==> flow/design.v <==
    module apb_uart (
    input  wire        pclk,
    input  wire        presetn,
    input  wire [31:0] paddr,
    input  wire        psel,
    input  wire        penable,
    input  wire        pwrite,
    input  wire [31:0] pwdata,
    output reg  [31:0] prdata,
    output wire        pready,
    output wire        pslverr,
    output wire        tx_o,
    input  wire        rx_i
);
    initial begin
        if (16 < 2) $error("FIFO DEPTH must be >= 2");
    end
    wire rst_n = presetn; 
    assign pready  = 1'b1;   
    assign pslverr = 1'b0;
    reg rx_sync1, rx_sync2;
    always @(posedge pclk or negedge rst_n) begin
        if (!rst_n) begin
            rx_sync1 <= 1'b1;
            rx_sync2 <= 1'b1;
        end else begin
            rx_sync1 <= rx_i;
            rx_sync2 <= rx_sync1; 
        end
    end
    reg  [19:0] baud_divisor;
    wire        s_tick;
    wire [7:0]  tx_fifo_out, rx_fifo_out, rx_data_raw;
    wire        tx_full, tx_empty, rx_full, rx_empty;
    wire        rx_done_tick;
    wire        uart_tx_busy;
    reg         tx_fifo_rd_en;
    reg         uart_tx_start;
    reg  [7:0]  uart_tx_data_latched;
    wire wr_en = psel & penable & pwrite;
    wire rd_en = psel & penable & ~pwrite;
    wire [3:0] addr = paddr[3:0];
    localparam [1:0] S_TX_IDLE = 0, S_TX_POP = 1, S_TX_START = 2;
    reg [1:0] tx_fsm_state;
    always @(posedge pclk or negedge rst_n) begin
        if (!rst_n) begin
            tx_fsm_state   <= S_TX_IDLE;
            tx_fifo_rd_en  <= 0;
            uart_tx_start  <= 0;
            uart_tx_data_latched <= 0;
        end else begin
            tx_fifo_rd_en <= 0;
            uart_tx_start <= 0;
            case (tx_fsm_state)
                S_TX_IDLE: begin
                    if (!tx_empty && !uart_tx_busy) begin
                        tx_fifo_rd_en <= 1; 
                        uart_tx_data_latched <= tx_fifo_out;
                        tx_fsm_state <= S_TX_START;
                    end
                end
                S_TX_START: begin
                    uart_tx_start <= 1; 
                    tx_fsm_state  <= S_TX_IDLE;
                end
                default: tx_fsm_state <= S_TX_IDLE;
            endcase
        end
    end
    always @(posedge pclk or negedge rst_n) begin
        if (!rst_n) baud_divisor <= 20'd325;
        else if (wr_en && addr == 4'h08) baud_divisor <= pwdata[19:0];
    end
    always @(*) begin
        prdata = 32'b0;
        case (addr)
            4'h00: prdata = {24'b0, rx_fifo_out}; 
            4'h04: prdata = {30'b0, rx_empty, tx_full};
            4'h08: prdata = {12'b0, baud_divisor};
            default: prdata = 32'b0;
        endcase
    end
    baud_gen #(.DIV_WIDTH(20)) u_baud (
        .clk(pclk), .rst_n(rst_n),
        .divisor(baud_divisor), .tick_16x(s_tick)
    );
    sync_fifo #(.DATA_WIDTH(8), .DEPTH(16)) u_tx_fifo (
        .clk(pclk), .rst_n(rst_n),
        .wr_en(wr_en && (addr == 4'h00)),
        .din(pwdata[7:0]),
        .rd_en(tx_fifo_rd_en), 
        .dout(tx_fifo_out), 
        .full(tx_full), .empty(tx_empty)
    );
    uart_tx u_tx (
        .clk(pclk), .rst_n(rst_n),
        .tx_start(uart_tx_start),
        .din(uart_tx_data_latched),
        .s_tick(s_tick),
        .tx_busy(uart_tx_busy),
        .tx(tx_o)
    );
    sync_fifo #(.DATA_WIDTH(8), .DEPTH(16)) u_rx_fifo (
        .clk(pclk), .rst_n(rst_n),
        .wr_en(rx_done_tick),
        .din(rx_data_raw),
        .rd_en(rd_en && (addr == 4'h00)),
        .dout(rx_fifo_out),
        .full(rx_full), .empty(rx_empty)
    );
    uart_rx u_rx (
        .clk(pclk), .rst_n(rst_n),
        .rx(rx_sync2), 
        .s_tick(s_tick),
        .dout(rx_data_raw),
        .rx_done_tick(rx_done_tick)
    );
endmodule
module baud_gen #(
    parameter DIV_WIDTH = 20
)(
    input  wire                 clk,
    input  wire                 rst_n,
    input  wire [DIV_WIDTH-1:0] divisor,
    output reg                  tick_16x
);
    reg [DIV_WIDTH-1:0] counter;
    always @(posedge clk or negedge rst_n) begin
        if (!rst_n) begin
            counter  <= 0;
            tick_16x <= 0;
        end else begin
            if (divisor <= 1) begin
                tick_16x <= 1'b0;
                counter  <= 0;
            end
            else if (counter == divisor - 1) begin
                tick_16x <= 1'b1;
                counter  <= 0;
            end 
            else begin
                tick_16x <= 1'b0;
                counter  <= counter + 1;
            end
        end
    end
endmodule
module sync_fifo #(
    parameter DATA_WIDTH = 8,
    parameter DEPTH      = 16
)(
    input  wire                  clk,
    input  wire                  rst_n,
    input  wire                  wr_en,
    input  wire [DATA_WIDTH-1:0] din,
    input  wire                  rd_en,
    output wire [DATA_WIDTH-1:0] dout,  
    output wire                  full,
    output wire                  empty
);
    localparam PTR_WIDTH = $clog2(DEPTH);
    reg [DATA_WIDTH-1:0] mem [0:DEPTH-1];
    reg [PTR_WIDTH:0]    count;
    reg [PTR_WIDTH-1:0]  wr_ptr, rd_ptr;
    assign dout  = mem[rd_ptr];
    assign full  = (count == DEPTH);
    assign empty = (count == 0);
    always @(posedge clk or negedge rst_n) begin
        if (!rst_n) begin
            count  <= 0;
            wr_ptr <= 0;
            rd_ptr <= 0;
        end else begin
            case ({wr_en && !full, rd_en && !empty})
                2'b10: begin  
                    mem[wr_ptr] <= din;
                    wr_ptr      <= (wr_ptr == DEPTH-1) ? 0 : wr_ptr + 1;
                    count       <= count + 1;
                end
                2'b01: begin  
                    rd_ptr      <= (rd_ptr == DEPTH-1) ? 0 : rd_ptr + 1;
                    count       <= count - 1;
                end
                2'b11: begin  
                    mem[wr_ptr] <= din;
                    wr_ptr      <= (wr_ptr == DEPTH-1) ? 0 : wr_ptr + 1;
                    rd_ptr      <= (rd_ptr == DEPTH-1) ? 0 : rd_ptr + 1;
                end
                default: ; 
            endcase
        end
    end
endmodule
module uart_rx (
    input  wire       clk,
    input  wire       rst_n,
    input  wire       rx,          
    input  wire       s_tick,
    output reg  [7:0] dout,
    output reg        rx_done_tick
);
    localparam [1:0] IDLE=0, START=1, DATA=2, STOP=3;
    reg [1:0] state, next_state;
    reg [3:0] s_count;
    reg [2:0] n_count;
    reg [7:0] rx_reg;
    always @(posedge clk or negedge rst_n) begin
        if (!rst_n) begin
            state   <= IDLE;
            s_count <= 0;
            n_count <= 0;
            rx_reg  <= 0;
            dout    <= 0;
            rx_done_tick <= 0;
        end else begin
            state <= next_state;
            rx_done_tick <= 1'b0;
            case (state)
                IDLE: if (~rx) s_count <= 0;
                START: if (s_tick) s_count <= (s_count == 7) ? 0 : s_count + 1;
                DATA: if (s_tick) begin
                    if (s_count == 15) begin
                        s_count <= 0;
                        rx_reg <= {rx, rx_reg[7:1]};
                        if (n_count < 7) n_count <= n_count + 1;
                    end else s_count <= s_count + 1;
                end
                STOP: if (s_tick) begin
                    if (s_count == 15) begin
                         rx_done_tick <= 1'b1;
                         dout <= rx_reg;
                         s_count <= 0;
                    end else s_count <= s_count + 1;
                end
            endcase
        end
    end
    always @(*) begin
        next_state = state;
        case (state)
            IDLE:  if (~rx) next_state = START;
            START: if (s_tick && s_count == 7) next_state = (~rx) ? DATA : IDLE;
            DATA:  if (s_tick && s_count == 15 && n_count == 7) next_state = STOP;
            STOP:  if (s_tick && s_count == 15) next_state = IDLE;
        endcase
    end
endmodule
module uart_tx (
    input  wire       clk,
    input  wire       rst_n,
    input  wire       tx_start,     
    input  wire [7:0] din,          
    input  wire       s_tick,
    output reg        tx_busy,     
    output reg        tx
);
    localparam [1:0] IDLE=0, START=1, DATA=2, STOP=3;
    reg [1:0] state, next_state;
    reg [3:0] s_count;
    reg [2:0] n_count;
    reg [7:0] tx_reg;
    always @(posedge clk or negedge rst_n) begin
        if (!rst_n) begin
            state   <= IDLE;
            s_count <= 0;
            n_count <= 0;
            tx_reg  <= 0;
            tx      <= 1'b1;
        end else begin
            state <= next_state;
            case (state)
                IDLE: begin
                    tx <= 1'b1;
                    if (tx_start) begin
                        tx_reg  <= din;
                        s_count <= 0;
                    end
                end
                START: begin
                    tx <= 1'b0;
                    n_count <= 0; 
                    if (s_tick) s_count <= (s_count == 15) ? 0 : s_count + 1;
                end
                DATA: begin
                    tx <= tx_reg[0];  
                    if (s_tick) begin
                        if (s_count == 15) begin
                            s_count <= 0;
                            tx_reg  <= tx_reg >> 1;
                            if (n_count < 7) n_count <= n_count + 1;
                        end else s_count <= s_count + 1;
                    end
                end
                STOP: begin
                    tx <= 1'b1;
                    if (s_tick) begin
                        if (s_count == 15) s_count <= 0;
                        else s_count <= s_count + 1;
                    end
                end
            endcase
        end
    end
    always @(*) begin
        next_state = state;
        tx_busy    = 1'b1; 
        case (state)
            IDLE: begin
                tx_busy = 1'b0; 
                if (tx_start) next_state = START;
            end
            START: if (s_tick && s_count == 15) next_state = DATA;
            DATA:  if (s_tick && s_count == 15 && n_count == 7) next_state = STOP;
            STOP:  if (s_tick && s_count == 15) next_state = IDLE;
        endcase
    end
endmodule
# Tool chain data of apb_uart
# The steps from the RTL of apb_uart to its reports follow in flow order.
# Line numbers count from 1 in the design file above.
# Cell names lack the library's common part.
# The mark - stands for no value.
# setup
top	apb_uart
clk_port	pclk
lib	sky130hd
pvt_corner	tt_025C_1v80

# Elaborated design
# Yosys after proc, flatten, opt, wreduce and memory -nomap, before mapping. Print and check cells are not counted.
# word_totals
output_inout_bits	35
inputBits	70
reg_bits	381
# classes
cmp	3
n_reduce_logical	88
addsub	14
n_logic	4
equal	131
muxes	122
# ops
op	n
two-way mux 8 bit	67
case mux 8 bit (select 16 bit)	2
equality test 4 bit (second input constant)	35
AND reduction 3 bit	34
!= test 2 x 1 -> 1 bit (second input constant)	42
equality test 4 x 3 -> 1 bit (second input constant)	18
two-way mux 4 bit	18
case mux 20 bit (select 3 bit)	1
two-way mux 20 bit	2
equality test 20 x 32 -> 1 bit	1
equality test 4 x 2 -> 1 bit (second input constant)	8
AND reduction 4 bit	7
adder 4 x 1 -> 4 bit (second input constant)	6
case mux 4 bit (select 3 bit)	2
two-way mux 2 bit	11
subtractor 20 x 1 -> 21 bit (second input constant)	1
adder 20 x 1 -> 20 bit (second input constant)	1
<= comparator 20 x 1 -> 1 bit (second input constant)	1
zero test 4 bit	5
case mux 5 bit (select 2 bit)	2
equality test 2 bit (second input constant)	9
nonzero test 2 bit	8
equality test 4 x 1 -> 1 bit (second input constant)	4
case mux 8 bit (select 2 bit)	1
case mux 2 bit (select 4 bit)	2
OR reduction 2 bit	7
logical AND 1 bit	13
!= test 2 bit (second input constant)	6
# Not listed: further kinds 20, cells in them 48.

# Depth
# Depth = most cells in a row (Yosys ltp): at word level without a register or memory, in the mapped netlist without a sequential cell, where the memories' decode and read muxes count.
# logic_depth
ltp_word	8
abc_area	0
depth_mapped	13
depth_no_buf	12

# Netlist
# Yosys stat after the flow's synthesis: flattened, memories mapped to cells. It holds for the ABC_AREA given above (unset counts as 0); a run with the other value may have another netlist.
# The area totals of this step are shown rounded.
# mapped
yosys_area_um2	17100
ffs	384
cell_count	1347
buffers	90
seqArea_um2	10900
# by_type
cell	n
edfxtp_1	256
dfrtp_1	118
nand2_1	134
ha_1	37
mux2_2	39
o21ai_0	76
a21oi_1	65
nand3_1	57
xnor2_1	32
dfstp_2	10
nor2_1	60
a221oi_1	25
a22oi_1	29
clkbuf_1	57
a22o_1	22
xor2_1	20
a222oi_1	14
mux4_2	6
# Other cell types: 54; their cells: 290.
# The figures by module come from a second, unflattened synthesis with its own total; it is not the netlist above.
# unflattened
hier_cells	1348
hier_area_um2	17500
# Each row is one instance without its submodules.
# by_module
module	instances	seq_area_um2	mod_area_um2	cells
sync_fifo	2	4170	5890	402
baud_gen #(DIV_WIDTH=20)	1	526	1690	193
apb_uart	1	835	1650	117
uart_rx	1	702	1270	121
uart_tx	1	503	1110	113

# Timing after synthesis
# Path of least setup slack by OpenSTA after synthesis, without wires, with an ideal clock, recovery checks aside; 20% of the period is set as input and as output delay. Where synthesis merged equal registers, the netlist keeps one of their names.
# synth_timing
path_type	input-to-reg
startpoint	input port paddr[1]
endpoint	register u_rx_fifo.count[4]
t_first_pin_ns	0.908
arrival_ns	3.765
path_buffers	1
delay_ns	2.982
period_ns	4.54
path_stages	12
t_required_ns	4.415
path_slack_ns	0.650
synth_period_reached_ns	3.89
# "delay_ns" = arrival - input delay + setup time.
# "path_stages" counts driving pins, that of a launching flip-flop among them; a cell with two outputs on the path counts twice.
# "synth_period_reached_ns" is the clock period less the worst setup slack; recovery checks do not enter. This is arithmetic on one report: input and output delays are still those of the set period (20% each).
# The rows between start and end are the longest chain of elaborated cells between them; the timing report does not say that the signal goes this way. Where chains are equally long, one stands for them.
# Each line given opens the expression or statement behind the cell; cells for indexed reads and writes are added by Yosys, which also makes memories of some case tables.
# A register here has more assigning lines than the two given.
# synth_via
path_cell_list	or4_1 > clkbuf_1 > nor4_1 > ha_1 > inv_1 > fa_1 > inv_1 > a21o_1 > a21oi_1 > xnor2_1 > nor2_1 > xor2_1
elab_chain_len	5
# synth_rtl
element	line	text
start, declared	4	input  wire [31:0] paddr,
zero test 4 bit	107	.rd_en(rd_en && (addr == 4'h00)),
logical AND 1 bit	107
logical AND 1 bit	174	case ({wr_en && !full, rd_en && !empty})
equality test 2 x 1 -> 1 bit	174
case mux 5 bit (select 2 bit)	174
end, assigned	178	count       <= count + 1;
end, assigned	182	count       <= count - 1;
end, declared	163	reg [PTR_WIDTH:0]    count;

# Timing after layout
# Path of least setup slack in the final report of flow run 1 (OpenROAD, finished layout, wires in). Where an end is a register, its clock arrival counts in the times.
# layout_timing
path_type	reg-to-output
startpoint	register u_rx_fifo.rd_ptr[1]
endpoint	output port prdata[2]
period_ns	5.5
path_slack_ns	0.98
output_delay_ns	1.10
arrival_ns	3.42
path_buffers	4
t_first_pin_ns	0.55
t_required_ns	4.40
path_stages	11
# The rows between start and end are the longest chain of elaborated cells between them; the timing report does not say that the signal goes this way. Where chains are equally long, one stands for them.
# A register here has more assigning lines than the two given.
# layout_via
path_cell_list	dfrtp_1 > inv_1 > ha_4 > clkbuf_8 > clkbuf_8 > buf_4 > a22oi_1 > a31oi_1 > a221oi_1 > o21ai_1 > clkdlybuf4s50_1
elab_chain_len	3
# layout_rtl
element	line	text
start, declared	164	reg [PTR_WIDTH-1:0]  wr_ptr, rd_ptr;
start, assigned	181	rd_ptr      <= (rd_ptr == DEPTH-1) ? 0 : rd_ptr + 1;
start, assigned	187	rd_ptr      <= (rd_ptr == DEPTH-1) ? 0 : rd_ptr + 1;
equality test 4 bit	165	assign dout  = mem[rd_ptr];
case mux 8 bit (select 16 bit)	165
case mux 20 bit (select 3 bit)	76	case (addr)
end, declared	9	output reg  [31:0] prdata,

# 2 stored runs of apb_uart in the flow (synthesis by Yosys, layout by OpenROAD, sky130hd cells), in arbitrary order. Constraints: input delay and output delay 20% of the set period each, output load 0.01 pF.
# "timing.achieved_period_ns" = clock period - worst setup slack. The figure is calculated, with input and output delays left at 20% of the set period.
# "worstPathTime_ns" means the part of the period allowed to the worst setup path (the constraints hold back 20% at inputs and 20% at outputs) less its slack; where the path has registers, the arrival times of their clocks count too.
# By "final_power_mw" is meant OpenSTA's value without simulated activity: inputs other than the clock are taken to toggle once in ten clock periods, and the tool carries that through the logic.
# Values from the reports are rounded here.
# Among the settings, -- means not set for that run.
stored run	period_ns	CORE_UTILIZATION	SETUP_SLACK_MARGIN	CORE_ASPECT_RATIO	CORE_MARGIN	ABC_AREA	GPL_TIMING_DRIVEN	GPL_ROUTABILITY_DRIVEN	MIN_ROUTING_LAYER	CAP_MARGIN	SLEW_MARGIN	timing.achieved_period_ns	yosys_chip_area_um2	die_um2	final_power_mw	stdcell_area_um2	worstPathTime_ns	critical_path_kind	timing.setup.ws_ns	util_pct	tns_ns
flow run 1	5.5	35	0.89	0.88	4	0	0	1	met1	20	20	4.517	17100	52400	7.43	19900	3.42	reg-to-output	0.983	41.4	0.000
flow run 2	5.13	40	--	--	2	--	--	--	--	20	20	4.844	17100	44400	8.08	19500	3.82	reg-to-output	0.286	46.3	0.000
